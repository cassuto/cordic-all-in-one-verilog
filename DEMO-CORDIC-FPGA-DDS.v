==> flow/design.v <==
module cordic_dds # (
   parameter DW = 16,                
   parameter PIPE_DEPTH = 14,        
   parameter limP = 16'h4dba         
)
( 
   sin_o, cos_o, err_o,
   clk, phase_i
);
   input             clk;
   input [DW-1:0]    phase_i;        
   output [DW:0]     sin_o, cos_o;   
   output [DW:0]     err_o;          
   reg [DW:0] cos_r=0, sin_o_r=0;
   reg [DW:0] x[PIPE_DEPTH:0];
   reg [DW:0] y[PIPE_DEPTH:0];
   reg [DW:0] z[PIPE_DEPTH:0];
   reg [DW:0] atan_rom[PIPE_DEPTH:0];
   reg [1:0] quadrant [PIPE_DEPTH:0];
   integer i;
   initial begin
      for(i=0; i<=PIPE_DEPTH; i=i+1) begin
         x[i] = 0; y[i] = 0; z[i] = 0;
         quadrant[i] = 2'b0;
      end
   end
   initial begin
      atan_rom[0] <= 8189;
      atan_rom[1] <= 4834;
      atan_rom[2] <= 2554;
      atan_rom[3] <= 1296;
      atan_rom[4] <= 650;
      atan_rom[5] <= 325;
      atan_rom[6] <= 162;
      atan_rom[7] <= 81;
      atan_rom[8] <= 40;
      atan_rom[9] <= 20;
      atan_rom[10] <= 10;
      atan_rom[11] <= 5;
      atan_rom[12] <= 2;
      atan_rom[13] <= 1;
   end
   always @ (posedge clk) begin  
      x[0] <= {1'b0, limP};
      y[0] <= 0;
      z[0] <= {3'b0, phase_i[DW-1-2:0]};  
   end
   always @ (posedge clk) begin  
      x[1] <= x[0] - y[0];
      y[1] <= x[0] + y[0];
      z[1] <= z[0] - atan_rom[0];  
   end
   generate
      genvar k;
      for(k=1; k<PIPE_DEPTH; k=k+1) begin
         always @ (posedge clk) begin
            if (z[k][DW]) begin  
               x[k+1] <= x[k] + {{k{y[k][DW]}},y[k][DW:k]};  
               y[k+1] <= y[k] - {{k{x[k][DW]}},x[k][DW:k]};  
               z[k+1] <= z[k] + atan_rom[k];
            end else begin
               x[k+1] <= x[k] - {{k{y[k][DW]}},y[k][DW:k]};
               y[k+1] <= y[k] + {{k{x[k][DW]}},x[k][DW:k]};
               z[k+1] <= z[k] - atan_rom[k];
            end
         end
      end
   endgenerate
   always @ (posedge clk) begin
      quadrant[0] <= phase_i[DW-1:DW-2];
   end
   generate
      genvar j;
      for(j=0; j<PIPE_DEPTH; j=j+1) begin
         always @ (posedge clk) begin
            quadrant[j+1] <= quadrant[j];
         end
      end
   endgenerate
   always @ (posedge clk)
      case(quadrant[PIPE_DEPTH])
         2'b00: begin
            cos_r <= x[PIPE_DEPTH];  
            sin_o_r <= y[PIPE_DEPTH];  
         end
         2'b01: begin
            cos_r <= ~(y[PIPE_DEPTH]) + 1'b1;  
            sin_o_r <= x[PIPE_DEPTH];  
         end
         2'b10: begin
            cos_r <= ~(x[PIPE_DEPTH]) + 1'b1;  
            sin_o_r <= ~(y[PIPE_DEPTH]) + 1'b1;  
         end
         2'b11: begin
            cos_r <= y[PIPE_DEPTH];  
            sin_o_r <= ~(x[PIPE_DEPTH]) + 1'b1;  
         end
      endcase
   assign cos_o = cos_r;
   assign sin_o = sin_o_r;
   assign err_o = z[PIPE_DEPTH];
endmodule
## From RTL to reports: cordic_dds

Tool output for the design above, in the order of the flow.
Lines are those of the file above, counted from 1.
Operators: Yosys type, input widths -> output width; for muxes data width and select width s.
Cell names lack the library's common part.
The mark -- stands for no value.

- Design top: cordic_dds
- Clock: clk
- Library: sky130hd
- Timing corner: tt_025C_1v80

## Word level

Yosys after proc, flatten, opt, wreduce and memory -nomap, before mapping. Enables and synchronous resets that opt folds into registers are not counted as muxes. Print and check cells are not counted. Equal cells are merged and count once.
Yosys's memory passes give these memory sizes; they may raise the number of words (mostly to a power of two), join words into wider ones and drop unused or constant bits.

- Memories: 1
- Bits in read-only memories: 208
- Output and inout port bits: 51
- Bits in registers: 760
- Input bits: 17

Memory list:

| memory | words | width | RTL line | source |
|---|---|---|---|---|
| atan_rom | 2 | 104 | 18 | `reg [DW:0] atan_rom[PIPE_DEPTH:0];` |

- Equality and inequality tests: 3
- Bitwise operators: 2
- Add/subtract/negate cells: 79
- Multiplexer cells: 41
- Reduce/logical cells: 1

Operator list:

| kind | count |
|---|---|
| $mux 17 | 39 |
| $add 17x17->17 | 37 |
| $sub 17x17->17 | 37 |
| $pmux 17 s4 | 2 |
| $add 17x1->17 const B | 2 |
| $not 17->17 | 2 |
| $sub 14x17->17 | 1 |
| $add 15x14->16 | 1 |
| $sub 15x14->16 | 1 |
| $eq 2x2->1 const B | 2 |
| $eq 2x1->1 const B | 1 |
| $logic_not 2->1 | 1 |

## Longest topological paths

Longest topological path by Yosys (ltp), each cell counted once; first at word level (registers and memories cut), then after technology mapping (sequential cells cut; the memories' decode and read muxes count).

- Depth in word-level cells: 3
- ABC_AREA: 0
- Depth in mapped cells: 16

## Mapped cells and area

Yosys stat after the flow's synthesis: flattened, memories mapped to cells. It holds for the ABC_AREA given above (unset counts as 0); a run with the other value may have another netlist.
Totals and module areas in this step are rounded.

Cell types:

| type | count | total area (sq um) |
|---|---|---|
| dfxtp_1 | 730 | 1.46E+04 |
| ha_1 | 616 | 7.71E+03 |
| xnor2_1 | 482 | 4.22E+03 |
| a21oi_1 | 529 | 2.65E+03 |
| xor2_1 | 199 | 1.74E+03 |
| nor2_1 | 393 | 1.48E+03 |
| o21ai_0 | 261 | 1.31E+03 |
| a21o_1 | 170 | 1.28E+03 |
| inv_1 | 328 | 1.23E+03 |
| nand2_1 | 229 | 859.574 |
| nor3_1 | 161 | 805.773 |
| fa_1 | 36 | 720.691 |
| o21bai_1 | 89 | 668.141 |
| o21a_1 | 81 | 608.083 |
| nor2b_1 | 81 | 506.736 |
| nand3_1 | 99 | 495.475 |
| a31oi_1 | 60 | 375.36 |
| mux2i_1 | 36 | 360.346 |

Other cell types: 62; their cells: 637.

- Sequential part of the area: 14610 sq um
- Cell area after synthesis: 46330 sq um
- Flip-flop cells: 730
- Cells in the netlist: 5217

## Worst setup path after synthesis

OpenSTA on the mapped netlist: ideal clock, no wires. The path of least setup slack (recovery checks aside). Input and output delay are each 20% of the period. Register names are those of the netlist, which keeps one name where synthesis merged equal registers.

- Path kind: register -> register
- Start: register y[9][14]
- End: register x[10][13]
- Path delay: 3638 ps
- Clock period: 4300 ps
- Path buffers: 0
- Slack: 663 ps
- Arrival time: 3532 ps
- Launch time at the first pin: 0 ps
- Stages on the path: 12
- Synthesis period reached: 3637 ps

"path delay" = arrival - input delay + setup time.
"stages on the path": output pins that drive a net of the path, with the launching flip-flop's if there is one; two outputs of one cell count as two.
"synthesis period reached" = period - worst setup slack (recovery checks aside). The figure is calculated, with input and output delays left at 20% of the set period.
The rows between start and end are the longest chain of elaborated cells between them; the timing report does not say that the signal goes this way. Where chains are equally long, one stands for them.
A line is the first line of the expression or statement that the cell stems from. Yosys adds cells for indexed reads and writes and turns some case tables into memories.

- Cells stage by stage: dfxtp_1 > or4_1 > or3_1 > ha_1 > a21oi_1 > ha_1 > a21o_1 > a21o_1 > a21o_1 > o311ai_0 > or4b_2 > o311ai_0
- Cells in the longest elaborated chain: 2
- Elaborated cells on any way between the ends: 3
- RTL lines with such cells: 3

Ends and longest elaborated chain, post-synthesis:

| item | RTL line | source |
|---|---|---|
| start, declared | 16 | `reg [DW:0] y[PIPE_DEPTH:0];` |
| start, assigned | 59 | `y[k+1] <= y[k] - {{k{x[k][DW]}},x[k][DW:k]};` |
| start, assigned | 63 | `y[k+1] <= y[k] + {{k{x[k][DW]}},x[k][DW:k]};` |
| $sub 17x17->17 | 62 | `x[k+1] <= x[k] - {{k{y[k][DW]}},y[k][DW:k]};` |
| $mux 17 | 57 | `if (z[k][DW]) begin` |
| end, assigned | 58 | `x[k+1] <= x[k] + {{k{y[k][DW]}},y[k][DW:k]};` |
| end, assigned | 62 |  |
| end, declared | 15 | `reg [DW:0] x[PIPE_DEPTH:0];` |

## Path in the finished layout

From the final timing report of flow run B: the path of least setup slack in the routed layout; clock arrival at registers is part of the times.
The path's times are printed in steps of 10 ps; the period is the one set.

- Path kind: register -> register
- Start: register z[10][16]
- End: register x[11][15]
- Arrival time: 4670 ps
- Launch time at the first pin: 640 ps
- Slack: 2520 ps
- Clock period: 6660 ps
- Path buffers: 0
- Stages on the path: 11

The rows between start and end are the longest chain of elaborated cells between them; the timing report does not say that the signal goes this way. Where chains are equally long, one stands for them.

- Cells stage by stage: dfxtp_1 > clkinv_1 > nor2_1 > a21oi_1 > ha_1 > a21o_1 > a21o_1 > a21o_1 > o311ai_0 > o21ai_0 > xnor2_1
- Cells in the longest elaborated chain: 1
- Elaborated cells on any way between the ends: 1
- RTL lines with such cells: 1

Ends and longest elaborated chain, after layout:

| item | RTL line | source |
|---|---|---|
| start, declared | 17 | `reg [DW:0] z[PIPE_DEPTH:0];` |
| start, assigned | 60 | `z[k+1] <= z[k] + atan_rom[k];` |
| start, assigned | 64 | `z[k+1] <= z[k] - atan_rom[k];` |
| $mux 17 | 57 | `if (z[k][DW]) begin` |
| end, assigned | 58 | `x[k+1] <= x[k] + {{k{y[k][DW]}},y[k][DW:k]};` |
| end, assigned | 62 | `x[k+1] <= x[k] - {{k{y[k][DW]}},y[k][DW:k]};` |
| end, declared | 15 | `reg [DW:0] x[PIPE_DEPTH:0];` |

# Flow runs of cordic_dds

Flow measurements of cordic_dds on sky130hd: 2 stored runs with different settings, listed in no order. Input and output delays are each 20% of the period that was set; the output load is 0.01 pF.
"clock period reached" = clock period - worst setup slack. The figure is calculated, with input and output delays left at 20% of the set period.
"critical path time" = time allowed to the worst setup path (clock period - input delay - output delay, where it has them) - its slack; a late launch clock adds to it, a late capture clock takes from it.
"critical path time" is known to 10 ps.
The measured numbers are rounded.

### Flow run A

==> flow/run.sh <==
#!/bin/bash
# the make line also repeats the synthesis and layout settings of config.mk as NAME=value (left out here)
make -C /OpenROAD-flow-scripts/flow DESIGN_CONFIG=/design/flow/config.mk WORK_HOME=/design/flow/orfs CLKGATE_MAP_FILE= finish
==> flow/config.mk <==
export PLATFORM = sky130hd
export DESIGN_NAME = cordic_dds
export DESIGN_NICKNAME = cordic_dds
export VERILOG_FILES = /design/flow/design.v
export SDC_FILE = /design/flow/constraint.sdc
export NUM_CORES = 4
export LEC_CHECK = 0
export CAP_MARGIN = 20
export CELL_PAD_IN_SITES_DETAIL_PLACEMENT = 2
export CELL_PAD_IN_SITES_GLOBAL_PLACEMENT = 3
export CORE_MARGIN = 2
export CORE_UTILIZATION = 41
export CTS_CLUSTER_DIAMETER = 336
export GPL_ROUTABILITY_DRIVEN = 1
export GPL_TIMING_DRIVEN = 0
export MIN_ROUTING_LAYER = met2
export SETUP_SLACK_MARGIN = -0.38
export SLEW_MARGIN = 20
==> flow/constraint.sdc <==
create_clock -name core_clock -period 5.28 [get_ports {clk}]
set_input_delay 1.0560 -clock core_clock [delete_from_list [all_inputs] [get_ports {clk}]]
set_output_delay 1.0560 -clock core_clock [all_outputs]
set_load 0.01 [all_outputs]

Outcome of flow run A: not finished: routing ended with error GRT-0116

### Flow run B

==> flow/run.sh <==
#!/bin/bash
# the make line also repeats the synthesis and layout settings of config.mk as NAME=value (left out here)
make -C /OpenROAD-flow-scripts/flow DESIGN_CONFIG=/design/flow/config.mk WORK_HOME=/design/flow/orfs CLKGATE_MAP_FILE= finish
==> flow/config.mk <==
export PLATFORM = sky130hd
export DESIGN_NAME = cordic_dds
export DESIGN_NICKNAME = cordic_dds
export VERILOG_FILES = /design/flow/design.v
export SDC_FILE = /design/flow/constraint.sdc
export NUM_CORES = 4
export LEC_CHECK = 0
export ABC_AREA = 0
export CAP_MARGIN = 10
export CELL_PAD_IN_SITES_GLOBAL_PLACEMENT = 1
export CORE_ASPECT_RATIO = 0.75
export CORE_MARGIN = 7
export CORE_UTILIZATION = 47
export MAX_ROUTING_LAYER = met4
export PLACE_DENSITY_LB_ADDON = 0.2
export SETUP_SLACK_MARGIN = 0.51
export SLEW_MARGIN = 40
==> flow/constraint.sdc <==
create_clock -name core_clock -period 6.66 [get_ports {clk}]
set_input_delay 1.3320 -clock core_clock [delete_from_list [all_inputs] [get_ports {clk}]]
set_output_delay 1.3320 -clock core_clock [all_outputs]
set_load 0.01 [all_outputs]

Results of flow run B:
- Critical path time: 4140 ps
- Critical path type: register -> register
- Post-layout utilization: 52.4%
- Clock period reached: 4138 ps
- Worst slack on setup checks: 2522 ps
- Worst hold slack in the final report: 316 ps
- Total negative setup slack: 0 ps
- Post-synthesis cell area: 46330 sq um
- Standard-cell area of the final layout: 51110 sq um
- Area inside the die boundary: 107700 sq um
